==> flow/design.v <==
module fpga1_sender #(
    parameter SEND_COUNT = 10
) (
    input wire clk,              
    input wire rst,              
    input wire start,            
    input wire [31:0] data_in,   
    input wire rdy_in,           
    input wire ack_in,           
    (* syn_keep = "true" *) output reg [31:0] data_out,   
    output reg req_out,          
    output reg done,             
    output send_done
);
    parameter IDLE              = 3'b000;
    parameter WAIT_READY        = 3'b001;
    parameter SEND_DATA         = 3'b010;
    parameter WAIT_ACK          = 3'b011;
    parameter RESEND            = 3'b100;
    reg [9:0] send_count = 0;    
    reg [2:0] state      = 3'b000;
    reg [2:0] r_send_done = 0;       
    reg send_done_shifter;           
    assign send_done = (r_send_done[0] | r_send_done[1] | r_send_done[2]);  
    always @(posedge clk) begin
        if (rst) begin
            state <= IDLE;
            req_out <= 0;
            data_out <= 0;
            done <= 0;
            send_done_shifter <= 0;
        end else begin
            case (state)
                IDLE: begin
                    req_out <= 0;
                    done <= 0;
                    send_done_shifter <= 1'b0;   
                    if (start) begin
                        state = WAIT_READY;
                    end
                end
                WAIT_READY: begin
                    send_count <= SEND_COUNT;
                    req_out <= 1;
                    if (rdy_in) begin
                        state = SEND_DATA;
                    end
                end
                SEND_DATA: begin
                    if (send_count > 0) begin
                        data_out <= data_in;
                        send_count <= send_count - 10'd1;
                    end else begin
                        send_done_shifter <= 1'b1;   
                        state = WAIT_ACK;
                    end
                end
                WAIT_ACK: begin
                    if (ack_in) begin
                        done <= 1;
                        req_out <= 0;
                        send_done_shifter <= 1'b0;   
                        state <= IDLE;   
                    end else if (!rdy_in) begin
                        state <= RESEND;   
                        send_done_shifter <= 1'b0;   
                    end 
                end
                RESEND: begin
                    send_done_shifter <= 1'b0;   
                    state = WAIT_READY; 
                end
                default: state = IDLE;
            endcase
        end
    end
    always @(posedge clk) begin
        if (rst | ack_in) begin
            r_send_done <= 3'b000;   
        end else if (send_done_shifter) begin
            r_send_done[0] <= send_done_shifter;   
        end 
        if (r_send_done[0]) begin
            r_send_done[1] <= r_send_done[0];   
        end
        if (r_send_done[1]) begin
            r_send_done[2] <= r_send_done[1];   
        end
    end
endmodule
module fpga2_receiver #(
    parameter RECEIVE_COUNT = 10  
) (
    input wire clk,              
    input wire rst,              
      input wire [31:0] data_in,    
    input wire req_in,           
    input wire send_done,
    output reg rdy_out,          
    output reg ack_out,          
    output reg [31:0] data_out   
);
    parameter IDLE       = 3'b000; 
    parameter READY      = 3'b001;
    parameter RECEIVE    = 3'b010;
    parameter ACKNOWLEDGE = 3'b100;
    reg [2:0] state = 3'b000;
    reg [1:0] req_sync;          
    reg [1:0] send_done_sync;    
    always @(posedge clk) begin
        if (rst)
            req_sync <= 0;
        else
            req_sync <= {req_sync[1:0], req_in};  
    end
    always @(posedge clk) begin
        if (rst)
            send_done_sync <= 0;
        else
            send_done_sync <= {send_done_sync[1:0], send_done};  
    end
    always @(posedge clk) begin
        if (rst) begin
            state <= IDLE;
            rdy_out <= 0;
            ack_out <= 0;
            data_out <= 0;
        end else begin
            case (state)
                IDLE: begin              
                    rdy_out <= 0;
                    ack_out <= 0;
                    if (req_sync[0] | req_sync[1]) begin
                        state = READY;
                    end
                end
                READY: begin             
                    rdy_out <= 1;
                    state = RECEIVE;
                end
                RECEIVE: begin                   
                    if (!(send_done_sync[0] | send_done_sync[1])) begin    
                        data_out <= data_in;     
                    end else begin
                        state <= ACKNOWLEDGE;
                    end
                    end 
                ACKNOWLEDGE: begin       
                    if (send_done_sync[0] | send_done_sync[1]) begin
                        ack_out <= 1;
                        rdy_out <= 0;
                        state = IDLE;   
                    end else if (!(req_sync[0] | req_sync[1])) begin
                        ack_out <= 0;
                        state = IDLE;   
                    end
                end
                default: state = IDLE;
            endcase
        end
    end
endmodule
module top #(
    parameter RECEIVE_COUNT = 100,  
    parameter SEND_COUNT = 100
) (
    input clk,               
    input rst,               
    input en,                
    output reg led,          
    (* syn_keep = "true" *) output [31:0] do_1_to_2,
    (* syn_keep = "true" *) input [31:0] di_1_to_2,
    input i_ack_tx,          
    input i_rdy_tx,          
    output o_req_tx,         
    output o_sdone_tx,       
    input i_req_rx,          
    output o_ack_rx,         
    output o_rdy_rx,          
    input i_sdone_rx          
    );
    reg start;                   
    reg [31:0] di_gen = 32'hffffffff;           
    wire [31:0] do_2;            
    wire done;                   
    fpga1_sender #(
        .SEND_COUNT(SEND_COUNT)
        ) fpga1 (
        .clk(clk),
        .rst(rst),
        .start(start),
        .data_in(di_gen), 
        .rdy_in(i_rdy_tx),
        .ack_in(i_ack_tx),
        .data_out(do_1_to_2),
        .req_out(o_req_tx),
        .done(done),
        .send_done(o_sdone_tx)
    );
    fpga2_receiver #(
        .RECEIVE_COUNT(RECEIVE_COUNT)
        ) fpga2 (
        .clk(clk),
        .rst(rst),
        .data_in(di_1_to_2),
        .req_in(i_req_rx),
        .send_done(i_sdone_rx),
        .rdy_out(o_rdy_rx),
        .ack_out(o_ack_rx),
        .data_out(do_2)  
    );
    always @(posedge clk && en) begin
    start <= 1;
    di_gen <= di_gen - 32'd1;
    end
endmodule
Step by step through the tools: top. Tool output for the design above, in the order of the flow. Line numbers count from 1 in the design file above. Cell names lack the library's common part. The mark -- stands for no value.

Top module: top. Clock input: clk. Library: sky130hd. Timing corner: tt_025C_1v80.

Word-level counts. Yosys after proc, flatten, opt, wreduce and memory -nomap, before mapping. Memory bits, and registers merged into a memory's read port (data or address), are not among the register bits. Print and check cells are not counted.

The figure for add/subtract/negate cells is 2. The figure for magnitude comparators is 1. For eq/ne operators the number is 17. Under mux-type cells stands 23. For bitwise logic cells the number is 6. Reduce/logical cells: 17.

Operators with widths (count): subtractor 32 x 1 -> 32 bit (second input constant) (1); parallel mux 3 bit (select 4 bit) (2); two-way mux 3 bit (8); parallel mux 10 bit (select 2 bit) (1); AND reduction 3 bit (4); subtractor 10 x 1 -> 10 bit (second input constant) (1); > comparator 10 x 1 -> 1 bit (second input constant) (1); two-way mux 10 bit (1); equality test 3 x 2 -> 1 bit (second input constant) (3); nonzero test 3 bit (3); parallel mux 1 bit (select 3 bit) (3); inequality test 2 x 1 -> 1 bit (second input constant) (4); AND reduction 2 bit (4); two-way mux 1 bit (7); inequality test 2 bit (second input constant) (3); equality test 3 x 1 -> 1 bit (second input constant) (2); equality test 3 bit (second input constant) (2); inequality test 3 bit (second input constant) (2); zero test 3 bit (2); bitwise OR 1 bit (5); nonzero test 2 bit (2); inequality test 3 x 2 -> 1 bit (second input constant) (1); OR reduction 2 bit (1); parallel mux 1 bit (select 2 bit) (1); logical AND 1 bit (1); inverter 1 bit (1).

For bits in registers the number is 91. For bits of input ports the number is 39. The entry for output and inout bits reads 37. Word-level cells: 80.

Longest topological paths. Depth = most cells in a row (Yosys ltp): at word level without a register or memory, in the mapped netlist without a sequential cell, where the memories' decode and read muxes count.

Under word-level depth stands 4. ABC_AREA: 0. The entry for mapped depth reads 7. Under mapped depth without buffers stands 6.

Mapped cells and area. Yosys stat after the flow's synthesis: flattened, memories mapped to cells. It holds for the ABC_AREA given above (unset counts as 0); a run with the other value may have another netlist. Totals and module areas in this step are rounded.

Cells in the netlist: 354. The entry for mapped area reads 0.00364 mm². Under sequential area stands 0.00192 mm². The entry for flip-flop cells reads 91. Buffers: 16.

Cell types: dfxtp_1 (count 81, area in all 1.62E+03 µm²); mux2i_1 (count 32, area in all 320.307 µm²); edfxtp_1 (count 10, area in all 300.288 µm²); nor2_1 (count 62, area in all 232.723 µm²); xnor2_1 (count 21, area in all 183.926 µm²); xor2_1 (count 14, area in all 122.618 µm²); nand4_1 (count 10, area in all 62.56 µm²); nor3_1 (count 11, area in all 55.053 µm²); buf_8 (count 3, area in all 45.043 µm²); nand3_1 (count 9, area in all 45.043 µm²); or4_1 (count 6, area in all 45.043 µm²); nand2_1 (count 11, area in all 41.29 µm²); ha_1 (count 3, area in all 37.536 µm²); nor2b_1 (count 6, area in all 37.536 µm²); nor4_1 (count 6, area in all 37.536 µm²); a21oi_1 (count 7, area in all 35.034 µm²); or3_1 (count 5, area in all 31.28 µm²); a21o_1 (count 4, area in all 30.029 µm²).

Other cell types: 29; their cells: 53. The figures by module come from a second, unflattened synthesis with its own total; it is not the netlist above.

The figure for cells (unflattened synthesis) is 535. The entry for area total of the unflattened synthesis reads 0.00558 mm².

Each row is one instance without its submodules.

By module: fpga1_sender (SEND_COUNT=100) (times used 1, cells 238, area 0.00245 mm², seq. area 0.00112 mm²); fpga2_receiver (RECEIVE_COUNT=100) (times used 1, cells 173, area 0.00181 mm², seq. area 0.000821 mm²); top (times used 1, cells 124, area 0.00131 mm², seq. area 0.000641 mm²).

Lab notebook: top

Stored flow runs of top (2 of them; Yosys, OpenROAD, sky130hd). They differ in their settings and are not a sequence. Constraints: input delay and output delay 20% of the set period each, output load 0.01 pF. By "reached clock period" is meant the clock period of the run minus its worst setup slack. This is arithmetic on one report: input and output delays are still those of the set period (20% each). "allowed time less slack (worst setup path)" means the part of the period allowed to the worst setup path (the constraints hold back 20% at inputs and 20% at outputs) less its slack; where the path has registers, the arrival times of their clocks count too. "total design power" rests on the timing tool's default activity at the inputs, not on a simulated workload. Measured values are rounded.

Job 1 has these settings: period_ns 4.17; CORE_UTILIZATION 15; SETUP_SLACK_MARGIN 0.11; CORE_MARGIN 4; TNS_END_PERCENT 60; CTS_CLUSTER_SIZE 81; CTS_CLUSTER_DIAMETER 145; CAP_MARGIN 20; SLEW_MARGIN 20. For the utilization after layout the run shows 0.208. For the worst slack on setup checks the run shows 1.65 ns. The full die area is 0.0268 mm². For the setup TNS the run shows 0.000 ns. The allowed time less slack (worst setup path) comes to 1.69 ns. Kind of the worst setup path: flip-flop to output port. The mapped cell area after synthesis comes to 0.00364 mm². The total design power stands at 2.14 mW. For the standard-cell area after layout the run shows 0.00492 mm². The measured reached clock period is 2.524 ns.

Job 2 has these settings: period_ns 4.32; CORE_UTILIZATION 41; SETUP_SLACK_MARGIN 0.3; CORE_ASPECT_RATIO 0.66; CELL_PAD_IN_SITES_DETAIL_PLACEMENT 0; GPL_TIMING_DRIVEN 0; CAP_MARGIN 20; CORE_MARGIN 2; SLEW_MARGIN 20. For the utilization after layout the run shows 0.571. For the worst slack on setup checks the run shows 1.74 ns. The full die area is 0.00966 mm². For the setup TNS the run shows 0.000 ns. The allowed time less slack (worst setup path) comes to 1.71 ns. Kind of the worst setup path: flip-flop to output port. The mapped cell area after synthesis comes to 0.00364 mm². The total design power stands at 2.16 mW. For the standard-cell area after layout the run shows 0.00484 mm². The measured reached clock period is 2.576 ns.
